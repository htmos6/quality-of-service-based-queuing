==> flow/design.v <==
module readalgorithm (clk, start, reset, button0, button1, temp_number, readed_data,
								number_to_store, next_read, time_to_read, buffer1_12bit, buffer2_12bit,
								buffer3_12bit, buffer4_12bit);
	input clk;
	input start;
	input reset;
	input button0;  
	input button1;  
	output reg [3:0] temp_number;  
	output reg [3:0] number_to_store;  
	output reg [3:0] next_read;  
	output reg [3:0] readed_data;  
	output reg time_to_read;
	output reg [11:0] buffer1_12bit;
	output reg [11:0] buffer2_12bit;
	output reg [11:0] buffer3_12bit;
	output reg [11:0] buffer4_12bit;
	reg [4:0] ct_start_low_noise;  
	reg [4:0] ct_start_high_noise;
	reg [4:0] ct_button0_low_noise;
	reg [4:0] ct_button0_high_noise;
	reg [4:0] ct_button1_low_noise;
	reg [4:0] ct_button1_high_noise;
	reg button0_is_pressed;  
	reg button1_is_pressed;  
	reg number_is_definite;  
	reg start_equal_0_ct_allower;  
	reg allow_for_input;  
	reg [1:0] buffer1 [0:5];  
	reg [1:0] buffer2 [0:5];  
	reg [1:0] buffer3 [0:5];  
	reg [1:0] buffer4 [0:5];  
	reg [2:0] ct1;  
	reg [2:0] ct2;  
	reg [2:0] ct3;  
	reg [2:0] ct4;  
	reg [2:0] ct_inp;  
	reg [2:0] i;
	reg [28:0] counter_read;
	reg [9:0] ct_dropped;
	reg [9:0] ct_dropped_buffer1;
	reg [9:0] ct_dropped_buffer2;
	reg [9:0] ct_dropped_buffer3;
	reg [9:0] ct_dropped_buffer4;
	reg [9:0] ct_received;
	reg [9:0] ct_received_buffer1;
	reg [9:0] ct_received_buffer2;
	reg [9:0] ct_received_buffer3;
	reg [9:0] ct_received_buffer4;
	reg [9:0] ct_transmitted;
	reg [9:0] ct_transmitted_buffer1;
	reg [9:0] ct_transmitted_buffer2;
	reg [9:0] ct_transmitted_buffer3;
	reg [9:0] ct_transmitted_buffer4;
	reg [5:0] weight1;
	reg [5:0] weight2;
	reg [5:0] weight3;
	reg [5:0] weight4;
	initial begin
		allow_for_input = 1'd0;
		button0_is_pressed = 1'd0;  
		button1_is_pressed = 1'd0;  
		ct1 = 3'd0; 
		ct2 = 3'd0; 
		ct3 = 3'd0; 
		ct4 = 3'd0; 
		ct_inp = 3'd0;
		ct_start_low_noise = 5'd0;
		ct_start_high_noise = 5'd0;
		ct_button0_low_noise = 5'd0;
		ct_button0_high_noise = 5'd0;
		ct_button1_low_noise = 5'd0;
		ct_button1_high_noise = 5'd0;
		ct_dropped = 10'd0;
		ct_dropped_buffer1 = 10'd0;
		ct_dropped_buffer2 = 10'd0;
		ct_dropped_buffer3 = 10'd0;
		ct_dropped_buffer4 = 10'd0;
		ct_received = 10'd0;
		ct_received_buffer1 = 10'd0;
		ct_received_buffer2 = 10'd0;
		ct_received_buffer3 = 10'd0;
		ct_received_buffer4 = 10'd0;
		ct_transmitted = 10'd0;
		ct_transmitted_buffer1 = 10'd0;
		ct_transmitted_buffer2 = 10'd0;
		ct_transmitted_buffer3 = 10'd0;
		ct_transmitted_buffer4 = 10'd0;
		time_to_read <= 1'b0;
		counter_read <= 0;
		i = 3'd0;
		number_is_definite = 1'd0;
		start_equal_0_ct_allower = 1'b1;  
		weight1 = 6'd0;
		weight2 = 6'd0;
		weight3 = 6'd0;
		weight4 = 6'd0;
		next_read = 0;
	end
	always @(posedge clk) begin
		buffer1_12bit <= {buffer1[0],	buffer1[1], buffer1[2], buffer1[3], buffer1[4], buffer1[5]};  
		buffer2_12bit <= {buffer2[0], buffer2[1], buffer2[2], buffer2[3], buffer2[4], buffer2[5]};  
		buffer3_12bit <= {buffer3[0], buffer3[1], buffer3[2], buffer3[3], buffer3[4], buffer3[5]};  
		buffer4_12bit <= {buffer4[0], buffer4[1], buffer4[2], buffer4[3], buffer4[4], buffer4[5]};  
		if (reset == 1'd0) begin  
			ct_inp <= 3'd0;
			allow_for_input <= 1'd0;  
			button0_is_pressed <= 1'd0;  
			button1_is_pressed <= 1'd0;  
			ct_start_low_noise <= 0;
			ct_start_high_noise <= 0;
			start_equal_0_ct_allower <= 1;
		end
		else if (start == 1'd0 && reset == 1'd1) begin  
			if (ct_start_low_noise > 15) begin
				allow_for_input <= 1'd1;
				button0_is_pressed <= 1'd0;
				button1_is_pressed <= 1'd0;
				ct_inp <= 3'd0;
				ct_start_high_noise <= 0;
				ct_start_low_noise <= 0;
				start_equal_0_ct_allower <= 0;
			end
			else if (start_equal_0_ct_allower == 1'b1) begin 
				ct_start_low_noise <= ct_start_low_noise + 1;
			end
		end
		else if (start == 1'd1 && reset == 1'd1) begin  
			if (ct_start_high_noise > 15) begin
				ct_start_high_noise <= 0;
				ct_start_low_noise <= 0;
				start_equal_0_ct_allower <= 1;
			end
			else begin 
				ct_start_high_noise <= ct_start_high_noise + 1;
			end
		end
		if (ct_inp <= 3'd3 && allow_for_input == 1'd1 && reset == 1'd1) begin
				if (button0 == 1'd0 && button0_is_pressed == 1'd0) begin  
					if(ct_button0_low_noise > 15) begin
						temp_number[3'd3 - ct_inp] <= 1'd0;
						button0_is_pressed <= 1'd1; 
						ct_inp <= ct_inp + 3'd1;
						ct_button0_low_noise <= 0;
						start_equal_0_ct_allower <= 1;
					end
					else begin 
						ct_button0_low_noise <= ct_button0_low_noise + 1;
					end
				end 
				else if (button1 == 1'd0 && button1_is_pressed == 1'd0) begin  
					if(ct_button1_low_noise > 15) begin	
						temp_number[3'd3 - ct_inp] <= 1'd1;
						button1_is_pressed <= 1'd1;
						ct_inp <= ct_inp + 3'd1;
						ct_button1_low_noise <= 0;
						start_equal_0_ct_allower <= 1;
					end
					else begin 
						ct_button1_low_noise <= ct_button1_low_noise + 1;
					end
				end 
				else if (button0 == 1'd1 && button0_is_pressed == 1'd1) begin  
					if (ct_button0_high_noise > 15) begin
						ct_button0_high_noise <= 0;
						button0_is_pressed <= 1'd0;
					end
					else begin
						ct_button0_high_noise <= ct_button0_high_noise + 1;
					end
				end
				else if (button1 == 1'd1 && button1_is_pressed == 1'd1) begin  
					if (ct_button1_high_noise > 15) begin
						ct_button1_high_noise <= 0;
						button1_is_pressed <= 1'd0;
					end
					else begin
						ct_button1_high_noise <= ct_button1_high_noise + 1;
					end
				end
		end
		else if (ct_inp == 3'd4 && reset == 1'd1 && number_is_definite == 1'd0) begin
			ct_transmitted <= ct_transmitted + 10'd1;
			if (temp_number[1:0] == 2'b00) begin
				number_to_store <= 4'd0;
				number_is_definite = 1'd1; 
			end
			else if (temp_number[1:0] == 2'b01) begin
				number_to_store <= 4'd1;
				number_is_definite = 1'd1;
			end
			else if (temp_number[1:0] == 2'b10) begin
				number_to_store <= 4'd2;
				number_is_definite = 1'd1;
			end
			else if (temp_number[1:0] == 2'b11) begin
				number_to_store <= 4'd3;
				number_is_definite = 1'd1;
			end
		end
		else if (ct_inp == 3'd4 && reset == 1'd1 && number_is_definite == 1'd1) begin  
			start_equal_0_ct_allower <= 1;
			if (temp_number[3:2] == 2'b00) begin  
				number_is_definite = 1'd0;
				ct_transmitted_buffer1 <= ct_transmitted_buffer1 + 1;
				if (ct1 <= 5) begin
					buffer1[3'd5-ct1] <= number_to_store;  
					ct1 <= ct1 + 3'd1;
				end
				else if (ct1 == 6) begin
					ct1 <= 3'd6;  
					ct_dropped <= ct_dropped + 10'd1;
					ct_dropped_buffer1 <= ct_dropped_buffer1 + 1;
						for(i=3'd0; i < 3'd5; i=i+3'd1) begin
							buffer1[3'd5-i] <= buffer1[3'd4-i];
						end
					buffer1[3'd0] <= number_to_store;
				end
				case(ct1)
					0: weight1 <= 6'd9;
					1: weight1 <= 6'd13;
					2: weight1 <= 6'd15;
					3: weight1 <= 6'd16;
					4: weight1 <= 6'd17;
					5: weight1 <= 6'd19;
				endcase
				if (ct3 == 3'd5 && ct1==3'd6) begin
					if (ct2<3'd5) begin
						weight1 <= 6'd20;
					end
					else begin
						weight3 <= 6'd20;
					end
				end
			end
			else if (temp_number[3:2] == 2'b01) begin  
				number_is_definite = 1'd0;
				ct_transmitted_buffer2 <= ct_transmitted_buffer2 + 1;
				if (ct2 <= 5) begin
					buffer2[3'd5-ct2] <= number_to_store;   
					ct2 <= ct2 + 3'd1;
				end
				else if (ct2 == 6) begin
					ct2 <=3'd6;  
					ct_dropped <= ct_dropped + 10'd1;
					ct_dropped_buffer2 <= ct_dropped_buffer2 + 1;
						for(i=3'd0; i < 3'd5; i=i+3'd1) begin
							buffer2[3'd5-i] <= buffer2[3'd4-i];
						end
					buffer2[3'd0] <= number_to_store;
				end
				case(ct2)
					0: weight2 <= 6'd6;
					1: weight2 <= 6'd8;
					2: weight2 <= 6'd12;
					3: weight2 <= 6'd14;
					4: weight2 <= 6'd18;
					5: weight2 <= 6'd21;
				endcase
				if (ct3 == 3'd5 && ct1 == 3'd6) begin
					if (ct2<3'd5) begin
						weight1 <= 6'd20;
					end
					else begin
						weight3 <= 6'd20;
					end
				end
			end
			else if (temp_number[3:2] == 2'b10) begin  
					number_is_definite = 1'd0;
					ct_transmitted_buffer3 <= ct_transmitted_buffer3 + 1;
					if (ct3 <= 5) begin
						buffer3[3'd5-ct3] <= number_to_store;   
						ct3 <= ct3 + 3'd1;
					end
					else if (ct3 == 6) begin
						ct3 <= 3'd6;  
						ct_dropped <= ct_dropped + 10'd1;
						ct_dropped_buffer3 <= ct_dropped_buffer3 + 1;
							for(i=3'd0; i < 3'd5; i=i+3'd1) begin
								buffer3[3'd5-i] <= buffer3[3'd4-i];
							end
						buffer3[3'd0] <= number_to_store;
					end
					case(ct3)
						0: weight3 <= 6'd3;
						1: weight3 <= 6'd5;
						2: weight3 <= 6'd7;
						3: weight3 <= 6'd11;
						4: weight3 <= 6'd19;
						5: weight3 <= 6'd23;
					endcase
					if (ct3 == 3'd5 && ct1 == 3'd6) begin
						if (ct2<3'd5) begin
							weight1 <= 6'd20;
						end
						else begin
							weight3 <= 6'd20;
						end
					end
			end
			else if (temp_number[3:2] == 2'b11) begin  
				number_is_definite = 1'd0;
				ct_transmitted_buffer4 <= ct_transmitted_buffer4 + 1;
				if (ct4 <= 5) begin
					buffer4[3'd5-ct4] <= number_to_store;   
					ct4 <= ct4 + 3'd1;
				end
				else if (ct4 == 6) begin
					ct4 <= 3'd6;  
					ct_dropped <= ct_dropped + 10'd1;
					ct_dropped_buffer4 <= ct_dropped_buffer4 + 1;
						for(i=3'd0; i < 3'd5; i=i+3'd1) begin
							buffer4[3'd5-i] <= buffer4[3'd4-i];
						end
					buffer4[3'd0] <= number_to_store;
				end
				case(ct4)
					0: weight4 <= 6'd1;
					1: weight4 <= 6'd2;
					2: weight4 <= 6'd4;
					3: weight4 <= 6'd10;
					4: weight4 <= 6'd22;
					5: weight4 <= 6'd24;
				endcase
			end
			ct_inp <= 3'd0;
			allow_for_input <= 1'd0;  
		end  
		if (1) begin
			if ((weight4 > weight3) && (weight4 > weight2) && (weight4 > weight1)) begin
				next_read[3:2] <= 4'd3;
				next_read[1:0] <= buffer4[5];
			end
			else if ((weight3 > weight4) && (weight3 > weight2) && (weight3 > weight1)) begin
				next_read[3:2] <= 4'd2;
				next_read[1:0] <= buffer3[5];
			end
			else if ((weight2 > weight4) && (weight2 > weight3) && (weight2 > weight1)) begin
				next_read[3:2] <= 4'd1;
				next_read[1:0] <= buffer2[5];
			end
			else if ((weight1 > weight4) && (weight1 > weight3) && (weight1 > weight2)) begin
				next_read[3:2] <= 4'd0;
				next_read[1:0] <= buffer1[5];
			end	
			else if ((weight1 == weight2) && (weight2 == weight3) && (weight3 == weight4)) begin
				next_read <= 0;
			end
			else if ((ct1 == 3'd0) && (ct2 == 3'd0) && (ct3 == 3'd0) && (ct4 == 3'd0))	begin  
				next_read <= 0;
			end
		end
		if (1) begin 
			if (counter_read < 900) begin  
				counter_read <= counter_read + 1;
			end
			else if (counter_read == 900) begin  
				if (ct1 == 0 && ct2 == 0 && ct3 == 0 && ct4 == 0) begin
					time_to_read <= 0;
					counter_read <= 0;
				end
				else begin
					time_to_read <= 1;
					counter_read <= 0;
				end
			end
			if (time_to_read == 1'b1) begin
				readed_data [3:0] <= next_read [3:0];
				ct_received <= ct_received + 1;
				time_to_read <= 1'b0;
				case(next_read[3:2])
					0: begin
						ct1 <= ct1 - 3'd1;
						ct_received_buffer1 <= ct_received_buffer1 + 1;
						for(i=3'd0; i < 3'd5 ; i=i+3'd1) begin
							buffer1[3'd5-i] <= buffer1[3'd4-i];
						end
						case(ct1-1)
							0: weight1 <= 6'd0;
							1: weight1 <= 6'd9;
							2: weight1 <= 6'd13;
							3: weight1 <= 6'd15;
							4: weight1 <= 6'd16;
							5: weight1 <= 6'd17;
							6: weight1 <= 6'd19;
						endcase
					end
					1:begin
						ct2 <= ct2 - 3'd1;
						ct_received_buffer2 <= ct_received_buffer2 + 1;
						for(i=3'd0; i < 3'd5; i=i+3'd1) begin
							buffer2[3'd5-i] <= buffer2[3'd4-i];
						end
						case(ct2-1)
							0: weight2 <= 6'd0;
							1: weight2 <= 6'd6;
							2: weight2 <= 6'd8;
							3: weight2 <= 6'd12;
							4: weight2 <= 6'd14;
							5: weight2 <= 6'd18;
							6: weight2 <= 6'd21;
						endcase
						if (ct3 == 3'd5 && ct1 == 3'd6) begin
							if (ct2<3'd6) begin
								weight1 <= 6'd20;
							end
							else begin
								weight3 <= 6'd20;
							end
						end
					end
					2:begin
						ct3 <= ct3 - 3'd1;
						ct_received_buffer3 <= ct_received_buffer3 + 1;
						for(i=3'd0; i < 3'd5; i=i+3'd1) begin
							buffer3[3'd5-i] <= buffer3[3'd4-i];
						end
						case(ct3-1)
							0: weight3 <= 6'd0;
							1: weight3 <= 6'd3;
							2: weight3 <= 6'd5;
							3: weight3 <= 6'd7;
							4: weight3 <= 6'd11;
							5: weight3 <= 6'd19;
							6: weight3 <= 6'd23;
						endcase
						if (ct3 == 3'd6 && ct1 == 3'd6) begin
							if (ct2<3'd5) begin
								weight1 <= 6'd20;
							end
							else begin
								weight3 <= 6'd20;
							end
						end
					end
					3:begin
						ct4 <= ct4 - 3'd1;
						ct_received_buffer4 <= ct_received_buffer4 + 1;
						for(i=3'd0; i < 3'd5; i=i+3'd1) begin
							buffer4[3'd5-i] <= buffer4[3'd4-i];
						end
						case(ct4-1)
							0: weight4 <= 6'd0;
							1: weight4 <= 6'd1;
							2: weight4 <= 6'd2;
							3: weight4 <= 6'd4;
							4: weight4 <= 6'd10;
							5: weight4 <= 6'd22;
							6: weight4 <= 6'd24;
						endcase
					end
				endcase
			end
		end
	end
endmodule
# ---- Step by step through the tools: readalgorithm
# What the tools print for readalgorithm, step after step.
# Line numbers count from 1 in the design file above.
# Operators: Yosys type, input widths -> output width; for muxes data width and select width s.
# Library cell names are shortened.
# Not given: --
dict set report inputs {
  top {readalgorithm}
  clock {clk}
  library {sky130hd}
  corner {tt_025C_1v80}
}

# ---- After elaboration
# Yosys after proc, flatten, opt, wreduce and memory -nomap, before mapping. Memory bits, and registers merged into a memory's read port (data or address), are not among the register bits. Print and check cells are not counted.
# Yosys's memory passes give these memory sizes; they may raise the number of words (mostly to a power of two), join words into wider ones and drop unused or constant bits.
dict set report word_totals {
  inputBits 5
  regBits 166
  memories 4
  output_inout_bits 65
  ram_bits 64
}
dict set report classes {
  bitwise 35
  cmp 26
  shift 2
  mux 535
  eq_ne 66
  n_addsub 26
  n_reduce_logical 64
}
# memory words word_bits line_no
set mem_list {}
lappend mem_list {buffer1 8 2 29} ;# reg [1:0] buffer1 [0:5];
lappend mem_list {buffer2 8 2 30} ;# reg [1:0] buffer2 [0:5];
lappend mem_list {buffer3 8 2 31} ;# reg [1:0] buffer3 [0:5];
lappend mem_list {buffer4 8 2 32} ;# reg [1:0] buffer4 [0:5];
# op count
set op_table {}
lappend op_table {{$mux 2} 276}
lappend op_table {{$eq 32x3->1 const B} 12}
lappend op_table {{$mux 6} 46}
lappend op_table {{$eq 32x2->1 const B} 8}
lappend op_table {{$mux 3} 74}
lappend op_table {{$pmux 6 s7} 4}
lappend op_table {{$pmux 6 s6} 4}
lappend op_table {{$eq 32x1->1 const B} 4}
lappend op_table {{$logic_not 32->1} 4}
lappend op_table {{$mux 1} 110}
lappend op_table {{$gt 6x6->1} 12}
lappend op_table {{$mux 29} 2}
lappend op_table {{$mux 5} 9}
lappend op_table {{$eq 3x3->1 const B} 13}
lappend op_table {{$add 5x1->5 const B} 6}
lappend op_table {{$gt 5x4->1 const B} 6}
lappend op_table {{$add 29x1->29 const B} 1}
lappend op_table {{$lt 29x10->1 const B} 1}
lappend op_table {{$eq 29x10->1 const B} 1}
lappend op_table {{$logic_and 1x1->1} 26}
lappend op_table {{$eq 3x2->1 const B} 8}
lappend op_table {{$or 1x1->1} 20}
lappend op_table {{$eq 6x6->1} 3}
lappend op_table {{$pmux 6 s3} 1}
lappend op_table {{$sub 3x1->4 const B} 4}
lappend op_table {{$mux 4} 4}
lappend op_table {{$add 3x1->3 const B} 5}
lappend op_table {{$reduce_or 3->1} 5}
# Not listed: further kinds 31, cells in them 85.

# ---- Longest topological paths
# Yosys ltp: most cells in a row. Word level: on the elaborated netlist, between registers, memories and ports. Mapped: between sequential cells and ports; inverters and the memories' decode and read muxes count.
dict set report depth {
  depth_word 15
  ABC_AREA 0
  mapped_depth 11
}

# ---- Netlist
# The flow's flattened synthesis, as Yosys stat reports it; memories are mapped. The netlist is that of the ABC_AREA named above (0 if unset); the other value can give another one.
# cell_type count area_total_um2
set types {}
lappend types {edfxtp_1 110 3.3E+03}
lappend types {dfxtp_1 104 2.08E+03}
lappend types {ha_1 101 1.26E+03}
lappend types {nand2_1 128 480.461}
lappend types {nor2_1 100 375.36}
lappend types {a21oi_1 67 335.322}
lappend types {o21ai_0 55 275.264}
lappend types {inv_1 71 266.506}
lappend types {nand3_1 32 160.154}
lappend types {nor3_1 22 110.106}
lappend types {nand4_1 17 106.352}
lappend types {o31ai_1 14 105.101}
lappend types {xnor2_1 10 87.584}
lappend types {xor2_1 10 87.584}
lappend types {nor2b_1 13 81.328}
lappend types {buf_2 14 70.067}
lappend types {nor4_1 11 68.816}
lappend types {a211oi_1 9 67.565}
# Not listed: further types 65, cells in them 186.
dict set report mapped {
  flip_flops 214
  mapped_cells 1074
  buf_cells 36
  mapped_area_um2 10777.8
}

# ---- Worst setup path after synthesis
# Path of least setup slack by OpenSTA after synthesis, without wires, with an ideal clock, recovery checks aside; 20% of the period is set as input and as output delay. Where synthesis merged equal registers, the netlist keeps one of their names.
dict set report synth_timing {
  path_kind {register to register}
  startpoint {register counter_read[3]}
  endpoint {register counter_read[0]}
  stages 6
  setup_ns 0.386
  arrival_ns 1.990
  slack_ns 0.574
  clock_period_ns 2.95
  required_time_ns 2.564
  t_first_pin_ns 0.000
  path_delay_ns 2.376
  period_less_setup_slack_ns 2.376
}
# "path_delay_ns" = arrival - input delay + setup time.
# "stages": output pins that drive a net of the path, with the launching flip-flop's if there is one; two outputs of one cell count as two.
# "period_less_setup_slack_ns" = period - worst setup slack (recovery checks aside). The figure is calculated, with input and output delays left at 20% of the set period.
# The rows between start and end are the longest chain of elaborated cells between them; the timing report does not say that the signal goes this way. Where chains are equally long, one stands for them.
# Each line given opens the expression or statement behind the cell; cells for indexed reads and writes are added by Yosys, which also makes memories of some case tables.
# A register here has more assigning lines than the two given.
# Only ways into the end's enable, where the timed path ends, are counted here.
dict set report synth_between {
  path_cell_list {edfxtp_1 or4_1 nor2_1 o21ai_1 clkbuf_1 nand2_1}
  elab_chain_cells 2
}
# item line_no
set synth_rtl {}
lappend synth_rtl {{from (decl)} 39} ;# reg [28:0] counter_read;
lappend synth_rtl {{from (assign)} 356} ;# counter_read <= counter_read + 1;
lappend synth_rtl {{from (assign)} 361} ;# counter_read <= 0;
lappend synth_rtl {{$lt 29x10->1} 355} ;# if (counter_read < 900) begin
lappend synth_rtl {{$reduce_bool 2->1} --}
lappend synth_rtl {{to (assign)} 356}
lappend synth_rtl {{to (assign)} 361}
lappend synth_rtl {{to (decl)} 39}

# ---- Worst path after layout
# From the final timing report of record 2: the path of least setup slack in the routed layout; clock arrival at registers is part of the times.
dict set report layout_timing {
  path_kind {register to register}
  startpoint {register ct4[1]}
  endpoint {register next_read[1]}
  slack_ns 0.78
  t_first_pin_ns 0.55
  required_time_ns 3.86
  arrival_ns 3.08
  clock_period_ns 3.59
  stages 9
  setup_ns 0.27
}
# The rows between start and end are the longest chain of elaborated cells between them; the timing report does not say that the signal goes this way. Where chains are equally long, one stands for them.
# A register here has more assigning lines than the two given.
# Only ways into the end's enable, where the timed path ends, are counted here.
dict set report layout_between {
  path_cell_list {dfxtp_1 inv_1 ha_1 ha_1 nand2_1 nor3_1 and3_1 a311oi_1 nand4_1}
  elab_chain_cells 3
}
# item line_no
set layout_rtl {}
lappend layout_rtl {{from (decl)} 36} ;# reg [2:0] ct4;
lappend layout_rtl {{from (assign)} 307} ;# ct4 <= ct4 + 3'd1;
lappend layout_rtl {{from (assign)} 438} ;# ct4 <= ct4 - 3'd1;
lappend layout_rtl {{$logic_not 3->1} 350} ;# else if ((ct1 == 3'd0) && (ct2 == 3'd0) && (ct3 == 3'd0) && (ct4 == 3'd0)) begin
lappend layout_rtl {{$logic_and 1x1->1} 350}
lappend layout_rtl {{$reduce_bool 6->1} --}
lappend layout_rtl {{to (assign)} 341} ;# next_read[1:0] <= buffer2[5];
lappend layout_rtl {{to (assign)} 345} ;# next_read[1:0] <= buffer1[5];
lappend layout_rtl {{to (decl)} 11} ;# output reg [3:0] next_read;

# Below are 2 stored runs of the flow (Yosys, OpenROAD; platform sky130hd) on readalgorithm, each with its settings and what was measured, unordered. Constraints: input delay and output delay 20% of the set period each, output load 0.01 pF.
# "clock_period_reached_ns": clock period set for the run, less the worst setup slack. It is reckoned from that one timing run; input and output delays stay at 20% of the period that was set.
# "worst_path_ns" = time allowed to the worst setup path (clock period - input delay - output delay, where it has them) - its slack; a late launch clock adds to it, a late capture clock takes from it.
# By "design_power_uw" is meant OpenSTA's value without simulated activity: inputs other than the clock are taken to toggle once in ten clock periods, and the tool carries that through the logic.
run="record 1" settings period_ns=1.71 CORE_UTILIZATION=62 SETUP_SLACK_MARGIN=0.17 PLACE_DENSITY_LB_ADDON=0.06 HOLD_SLACK_MARGIN=-0.03 CORE_ASPECT_RATIO=1.13 CELL_PAD_IN_SITES_GLOBAL_PLACEMENT=1 GPL_ROUTABILITY_DRIVEN=1 CAP_MARGIN=20 SLEW_MARGIN=20 MAX_ROUTING_LAYER="met4" CORE_MARGIN=2
run="record 1" outcome="no final report: routing broke off with DPL-0038"
run="record 2" settings period_ns=3.59 CORE_UTILIZATION=22 SETUP_SLACK_MARGIN=0.22 PLACE_DENSITY_LB_ADDON=0.03 GPL_TIMING_DRIVEN=1 CTS_CLUSTER_DIAMETER=141 CAP_MARGIN=40 SLEW_MARGIN=15 MAX_ROUTING_LAYER="met5" CORE_MARGIN=2
run="record 2" results worst_path_ns=2.81 worst_path_kind="register to register" fin_ws_ns=0.783 design.die.area_um2=50775.9 clock_period_reached_ns=2.807 ws_hold_ns=0.371 design_power_uw=5582 post_route_util_pct=27.3 finalCellArea_um2=13291.5 timing.setup.tns_ns=0.000 synthesis_area_um2=10777.8
